==> flow/design.v <==
module fifo_fwft_prog_full_count
#(
	parameter	C_DATA_WIDTH = 128,
	parameter	C_FIFO_DEPTH = 16,
	parameter	C_PROG_FULL_THRESHOLD = 10
)
(
	input							clk,
	input							rst,
	input							wren,
	input							rden,
	input		[C_DATA_WIDTH-1:0]	datain,
	output	reg	[C_DATA_WIDTH-1:0]	dataout,
	output							empty,
	output	reg						full,
	output	reg						prog_full,
	output		[17:0]				count
);
	localparam C_FIFO_DEPTH_ACTUAL = (C_FIFO_DEPTH < 2) ? 2 : C_FIFO_DEPTH;
	localparam C_LOG2_FIFO_DEPTH = 
		(C_FIFO_DEPTH_ACTUAL <= 2)    ? 1  :
		(C_FIFO_DEPTH_ACTUAL <= 4)    ? 2  :
		(C_FIFO_DEPTH_ACTUAL <= 8)    ? 3  :
		(C_FIFO_DEPTH_ACTUAL <= 16)   ? 4  :
		(C_FIFO_DEPTH_ACTUAL <= 32)   ? 5  :
		(C_FIFO_DEPTH_ACTUAL <= 64)   ? 6  :
		(C_FIFO_DEPTH_ACTUAL <= 128)  ? 7  :
		(C_FIFO_DEPTH_ACTUAL <= 256)  ? 8  :
		(C_FIFO_DEPTH_ACTUAL <= 512)  ? 9  :
		(C_FIFO_DEPTH_ACTUAL <= 1024) ? 10 :
		(C_FIFO_DEPTH_ACTUAL <= 2048) ? 11 :
		(C_FIFO_DEPTH_ACTUAL <= 4096) ? 12 :
		(C_FIFO_DEPTH_ACTUAL <= 8192) ? 13 : 
		(C_FIFO_DEPTH_ACTUAL <= 16384) ? 14 : 
		(C_FIFO_DEPTH_ACTUAL <= 32768) ? 15 : 
		(C_FIFO_DEPTH_ACTUAL <= 65536) ? 16 : 
		(C_FIFO_DEPTH_ACTUAL <= 131072)? 17 : 18;
	localparam C_ALMOST_FULL_THRESHOLD = C_PROG_FULL_THRESHOLD;
	wire							read_allow;
	wire							write_allow;
	reg								empty_delay;
	reg								empty_r;
	wire	[C_LOG2_FIFO_DEPTH-1:0]	rd_ptr;
	reg		[C_LOG2_FIFO_DEPTH-1:0]	rd_ptr_current;
	reg		[C_LOG2_FIFO_DEPTH-1:0]	rd_ptr_plus1;
	reg		[C_LOG2_FIFO_DEPTH-1:0]	wr_ptr;
	reg		[C_LOG2_FIFO_DEPTH:0] occupancy;	 
	reg		[C_DATA_WIDTH-1:0]	fifo_buffer[C_FIFO_DEPTH-1:0];
	assign count = {{18-C_LOG2_FIFO_DEPTH{1'b0}},occupancy};
	always @(posedge clk)
	begin
		if (write_allow)
		begin
			fifo_buffer[wr_ptr] <= datain;
		end
	end
	always @(posedge clk)
	begin
		dataout <= fifo_buffer[rd_ptr];
	end
	always @(posedge clk)
	begin
		if (rst)
		begin
			occupancy <= 'd0;
		end
		else
		begin
			case ({write_allow,read_allow})
				2'b00 :
					begin
					end
				2'b01 :
					begin
						occupancy <= occupancy - 'd1;
					end
				2'b10 :
					begin
						occupancy <= occupancy + 'd1;
					end
				2'b11 :
					begin
					end
			endcase
		end
	end
	assign rd_ptr = (read_allow) ? rd_ptr_plus1 : rd_ptr_current;
	always @(posedge clk)
	begin
		if (rst)
		begin
			wr_ptr <= 'd0;
		end
		else
		begin
			if (write_allow)
			begin
				if (wr_ptr == (C_FIFO_DEPTH_ACTUAL-1))
				begin
					wr_ptr <= 0;
				end
				else
				begin
					wr_ptr <= wr_ptr + 'd1;
				end
			end
		end
	end
	always @(posedge clk)
	begin
		if (rst)
		begin
			rd_ptr_current <= 0;
			rd_ptr_plus1 <= 1;
		end
		else
		begin
			rd_ptr_current <= rd_ptr;
			if (read_allow)
			begin
				if (rd_ptr_plus1 == (C_FIFO_DEPTH_ACTUAL-1))
				begin
					rd_ptr_plus1 <= 0;
				end
				else
				begin
					rd_ptr_plus1 <= rd_ptr_plus1 + 1;
				end
			end
		end
	end
	always @(posedge clk)
	begin
		if (rst)
		begin
			empty_delay <= 1'b0;
			empty_r <= 1'b1;
		end
		else
		begin
			empty_delay <= 1'b0;
			case ({write_allow,read_allow})
				2'b00 :
					begin
						empty_r <= empty_r;
					end
				2'b01 :
					begin
						if (occupancy == 1)
						begin
							empty_r <= 1'b1;
						end
					end
				2'b10 :
					begin
						if (occupancy == 0)
						begin
							empty_delay <= 1'b1;
						end
						empty_r <= 1'b0;
					end
				2'b11 :
					begin
						if ((occupancy == 0) || (occupancy == 1))
						begin
							empty_delay <= 1'b1;
						end
						empty_r <= empty_r;
					end
			endcase
		end
	end
	assign empty = empty_r | empty_delay;
	always @(posedge clk)
	begin
		if (rst)
		begin
			full <= 1'b0;
		end
		else
		begin
			case ({write_allow,read_allow})
				2'b00 :
					begin
						full <= full;
					end
				2'b01 :
					begin
						full <= 1'b0;
					end
				2'b10 :
					begin
						if (occupancy == (C_FIFO_DEPTH_ACTUAL - 1))
						begin
							full <= 1'b1;
						end
					end
				2'b11 :
					begin
						full <= full;
					end
			endcase
		end
	end
	always @(posedge clk)
	begin
		if (rst)
		begin
			prog_full <= 1'b0;
		end
		else
		begin
			case ({write_allow,read_allow})
				2'b00 :
					begin
						prog_full <= prog_full;
					end
				2'b01 :
					begin
						if (occupancy > (C_ALMOST_FULL_THRESHOLD))
						begin
							prog_full <= 1'b1;
						end
						else
						begin
							prog_full <= 1'b0;
						end
					end
				2'b10 :
					begin
						if (occupancy >= (C_ALMOST_FULL_THRESHOLD-1))
						begin
							prog_full <= 1'b1;
						end
						else
						begin
							prog_full <= 1'b0;
						end
					end
				2'b11 :
					begin
						prog_full <= prog_full;
					end
			endcase
		end
	end
	assign read_allow = rden & ~empty;
	assign write_allow = wren & ~full;
endmodule
Reports on fifo_fwft_prog_full_count

The steps from the RTL of fifo_fwft_prog_full_count to its reports follow in flow order.
Line numbers count from 1 in the design file above.
Library cell names are shortened.
Not given: -

Top: fifo_fwft_prog_full_count
Clock input: clk
Standard-cell library: sky130hd
Timing corner: tt_025C_1v80

Word level

Counts by Yosys on the flattened word-level netlist (proc, flatten, opt, wreduce; memories kept). Print and check cells are left out. Cells with the same type and inputs are merged into one.
Memory sizes are those after Yosys's memory passes, which may raise the word count (mostly to a power of two), join words into wider ones and drop unused or constant bits.

Flip-flop bits (word level): 21
Memory bits (writable): 2048
Output and inout port bits: 149
Memory cells: 1
Cells after elaboration: 53
Bits of input ports: 132
Word width x clocked read ports: 128

Magnitude comparators: 2
Reduce/logical cells: 7
Eq/ne operators: 9
Bitwise logic cells: 5
Mux-type cells: 17
$add $sub $neg: 4

Memories:

| memory      | depth | bits a word | read ports | write ports | RTL line | source |
| fifo_buffer | 16    | 128         | 1          | 1           | 48       | `reg [C_DATA_WIDTH-1:0] fifo_buffer[C_FIFO_DEPTH-1:0];` |

Operator list:

| operator                                             | number |
| two-way mux 128 bit                                  | 1 |
| two-way mux 4 bit                                    | 4 |
| parallel mux 5 bit (select 2 bit)                    | 1 |
| adder 4 x 1 -> 4 bit (second input constant)         | 2 |
| == test 4 bit (second input constant)                | 2 |
| parallel mux 1 bit (select 2 bit)                    | 4 |
| two-way mux 1 bit                                    | 7 |
| adder 5 x 1 -> 5 bit (second input constant)         | 1 |
| subtractor 5 x 1 -> 5 bit (second input constant)    | 1 |
| == test 5 x 1 -> 1 bit (second input constant)       | 1 |
| >= comparator 5 x 4 -> 1 bit (second input constant) | 1 |
| > comparator 5 x 4 -> 1 bit (second input constant)  | 1 |
| == test 5 x 4 -> 1 bit (second input constant)       | 1 |
| zero test 5 bit                                      | 1 |
| == test 2 bit (second input constant)                | 2 |
| inequality test 2 bit (second input constant)        | 2 |
| AND reduction 2 bit                                  | 2 |
| bitwise AND 1 bit                                    | 2 |
| inverter 1 bit                                       | 2 |
| == test 2 x 1 -> 1 bit (second input constant)       | 1 |
| zero test 2 bit                                      | 1 |
| nonzero test 2 bit                                   | 1 |
| OR reduction 2 bit                                   | 1 |
| bitwise OR 1 bit                                     | 1 |
| logical OR 1 bit                                     | 1 |

Longest topological paths

Depth = most cells in a row (Yosys ltp): at word level without a register or memory, in the mapped netlist without a sequential cell, where the memories' decode and read muxes count.

Word-level depth: 6
ABC_AREA: 0
Depth in mapped cells: 10

Mapped cells and area

Source: synth_stat.txt of the flow (Yosys; design flattened, memories mapped). It holds for the ABC_AREA given above (unset counts as 0); a run with the other value may have another netlist.
The area totals of this step are shown rounded.

Synthesis area: 86460 um^2
Mapped flip-flops: 2197
Buffers: 442
Mapped cells: 5424

Cell types:

| type     | number | area in all (um^2) |
| edfxtp_1 | 2048   | 6.15E+04 |
| o211ai_1 | 1097   | 8.24E+03 |
| dfxtp_1  | 149    | 2.98E+03 |
| mux2i_1  | 280    | 2.8E+03 |
| inv_1    | 524    | 1.97E+03 |
| mux4_2   | 69     | 1553.99 |
| o22a_1   | 138    | 1.21E+03 |
| a21oi_1  | 224    | 1.12E+03 |
| mux2_2   | 83     | 934.646 |
| clkbuf_1 | 218    | 818.285 |
| buf_2    | 158    | 790.758 |
| nand4_1  | 71     | 444.176 |
| nand2_1  | 99     | 371.606 |
| nor4_1   | 53     | 331.568 |
| buf_4    | 31     | 232.723 |
| a211oi_1 | 24     | 180.173 |
| ha_1     | 14     | 175.168 |
| buf_1    | 35     | 131.376 |

Other cell types: 31; their cells: 109.

Path before layout

OpenSTA on the mapped netlist: ideal clock, no wires. The path of least setup slack (recovery checks aside). Input and output delay are each 20% of the period. Register names are those of the netlist, which keeps one name where synthesis merged equal registers.

Path type: in2reg
Start point: in wren
End point: mem fifo_buffer[0][0]
Setup time: 0.772 ns
Data arrival time: 13.603 ns
Buffers on the path: 1
Stages: 4
Input delay: 4.340 ns
Setup slack: 7.325 ns
Period: 21.7 ns
Path delay: 10.035 ns
Data required time: 20.928 ns
Synthesis period reached: 14.375 ns

"path delay" is the arrival time less input delay plus setup time.
"stages": output pins that drive a net of the path, with the launching flip-flop's if there is one; two outputs of one cell count as two.
"synthesis period reached" is the clock period less the worst setup slack; recovery checks do not enter. This is arithmetic on one report: input and output delays are still those of the set period (20% each).
The rows between start and end are the longest chain of elaborated cells between them; the timing report does not say that the signal goes this way. Where chains are equally long, one stands for them.
A line is the first line of the expression or statement that the cell stems from. Yosys adds cells for indexed reads and writes and turns some case tables into memories.
Only ways into the end's enable, where the timed path ends, are counted here.

Cell sequence: nor2b_1 -> buf_1 -> nand2_1 -> nor3_1
Length of the longest elaborated chain: 2
Elaborated cells on any way between the ends: 3
RTL lines with such cells: 2

RTL lines, path post-synthesis:

| item              | RTL line | source |
| start, declared   | 10       | `input wren,` |
| bitwise AND 1 bit | 248      | `assign write_allow = wren & ~full;` |
| two-way mux 4 bit | 52       | `if (write_allow)` |
| end, declared     | 48       | `reg [C_DATA_WIDTH-1:0] fifo_buffer[C_FIFO_DEPTH-1:0];` |

Path in the finished layout

Path of least setup slack in the final report of flow run 1 (OpenROAD, finished layout, wires in). Where an end is a register, its clock arrival counts in the times.

Path type: in2reg
Start point: in rden
End point: reg dataout[5]
Buffers on the path: 5
Stages: 10
Period: 16.9 ns
Data arrival time: 8.16 ns
Input delay: 3.38 ns
Setup slack: 9.48 ns
Data required time: 17.64 ns
Setup time: 0.13 ns

The rows between start and end are the longest chain of elaborated cells between them; the timing report does not say that the signal goes this way. Where chains are equally long, one stands for them.

Cell sequence: clkdlybuf4s50_1 -> or3b_1 -> buf_4 -> a21boi_4 -> buf_12 -> buf_4 -> buf_4 -> mux4_2 -> nand2_1 -> nand4_1
Length of the longest elaborated chain: 2
Elaborated cells on any way between the ends: 2
RTL lines with such cells: 2

RTL lines, path post-layout:

| item              | RTL line | source |
| start, declared   | 11       | `input rden,` |
| bitwise AND 1 bit | 247      | `assign read_allow = rden & ~empty;` |
| two-way mux 4 bit | 87       | `assign rd_ptr = (read_allow) ? rd_ptr_plus1 : rd_ptr_current;` |
| end, declared     | 13       | `output reg [C_DATA_WIDTH-1:0] dataout,` |

FLOW RESULTS
============

Measured data: module fifo_fwft_prog_full_count, platform sky130hd, 2 stored runs of the flow under differing settings, order arbitrary. Input and output delays are each 20% of the period that was set; the output load is 0.01 pF.
"clock period achieved" = clock period - worst setup slack. The figure is calculated, with input and output delays left at 20% of the set period.
"time of the worst setup path" = time allowed to the worst setup path (clock period - input delay - output delay, where it has them) - its slack; a late launch clock adds to it, a late capture clock takes from it.
"total design power" is the tool's figure for a default switching activity; nothing was simulated.
Measured values are rounded.

## Flow run 1

==> flow/run.sh <==
#!/bin/bash
# the make line also repeats the synthesis and layout settings of config.mk as NAME=value (left out here)
make -C /OpenROAD-flow-scripts/flow DESIGN_CONFIG=/design/flow/config.mk WORK_HOME=/design/flow/orfs CLKGATE_MAP_FILE= finish
==> flow/config.mk <==
export PLATFORM = sky130hd
export DESIGN_NAME = fifo_fwft_prog_full_count
export DESIGN_NICKNAME = fifo_fwft_prog_full_count
export VERILOG_FILES = /design/flow/design.v
export SDC_FILE = /design/flow/constraint.sdc
export NUM_CORES = 4
export LEC_CHECK = 0
export ABC_AREA = 0
export CAP_MARGIN = 20
export CELL_PAD_IN_SITES_DETAIL_PLACEMENT = 0
export CORE_MARGIN = 8
export CORE_UTILIZATION = 25
export CTS_CLUSTER_DIAMETER = 399
export MAX_ROUTING_LAYER = met4
export MIN_ROUTING_LAYER = met1
export PLACE_DENSITY_LB_ADDON = 0.09
export SETUP_SLACK_MARGIN = 2.68
export SLEW_MARGIN = 20
==> flow/constraint.sdc <==
create_clock -name core_clock -period 16.9 [get_ports {clk}]
set_input_delay 3.3800 -clock core_clock [delete_from_list [all_inputs] [get_ports {clk}]]
set_output_delay 3.3800 -clock core_clock [all_outputs]
set_load 0.01 [all_outputs]

| result of flow run 1 | value |
|---|---|
| time of the worst setup path | 4.04 ns |
| critical path type | in2reg |
| die outline area | 364900 um^2 |
| post-route utilization | 29.8% |
| post-route setup TNS | 0.000 ns |
| worst setup slack after layout | 9.481 ns |
| clock period achieved | 7.419 ns |
| std-cell area (final layout) | 102900 um^2 |
| chip area after synthesis (Yosys) | 86460 um^2 |
| worst-case hold slack | 0.484 ns |
| total design power | 12.68 mW |

## Flow run 2

==> flow/run.sh <==
#!/bin/bash
# the make line also repeats the synthesis and layout settings of config.mk as NAME=value (left out here)
make -C /OpenROAD-flow-scripts/flow DESIGN_CONFIG=/design/flow/config.mk WORK_HOME=/design/flow/orfs CLKGATE_MAP_FILE= finish
==> flow/config.mk <==
export PLATFORM = sky130hd
export DESIGN_NAME = fifo_fwft_prog_full_count
export DESIGN_NICKNAME = fifo_fwft_prog_full_count
export VERILOG_FILES = /design/flow/design.v
export SDC_FILE = /design/flow/constraint.sdc
export NUM_CORES = 4
export LEC_CHECK = 0
export CAP_MARGIN = 20
export CORE_MARGIN = 2
export CORE_UTILIZATION = 46
export SLEW_MARGIN = 20
==> flow/constraint.sdc <==
create_clock -name core_clock -period 12.9 [get_ports {clk}]
set_input_delay 2.5800 -clock core_clock [delete_from_list [all_inputs] [get_ports {clk}]]
set_output_delay 2.5800 -clock core_clock [all_outputs]
set_load 0.01 [all_outputs]

| result of flow run 2 | value |
|---|---|
| post-route setup TNS | 0.000 ns |
| post-route utilization | 52.7% |
| chip area after synthesis (Yosys) | 86460 um^2 |
| total design power | 15.38 mW |
| worst-case hold slack | 0.478 ns |
| time of the worst setup path | 4.00 ns |
| critical path type | in2reg |
| std-cell area (final layout) | 98570 um^2 |
| clock period achieved | 6.575 ns |
| worst setup slack after layout | 6.325 ns |
| die outline area | 191400 um^2 |
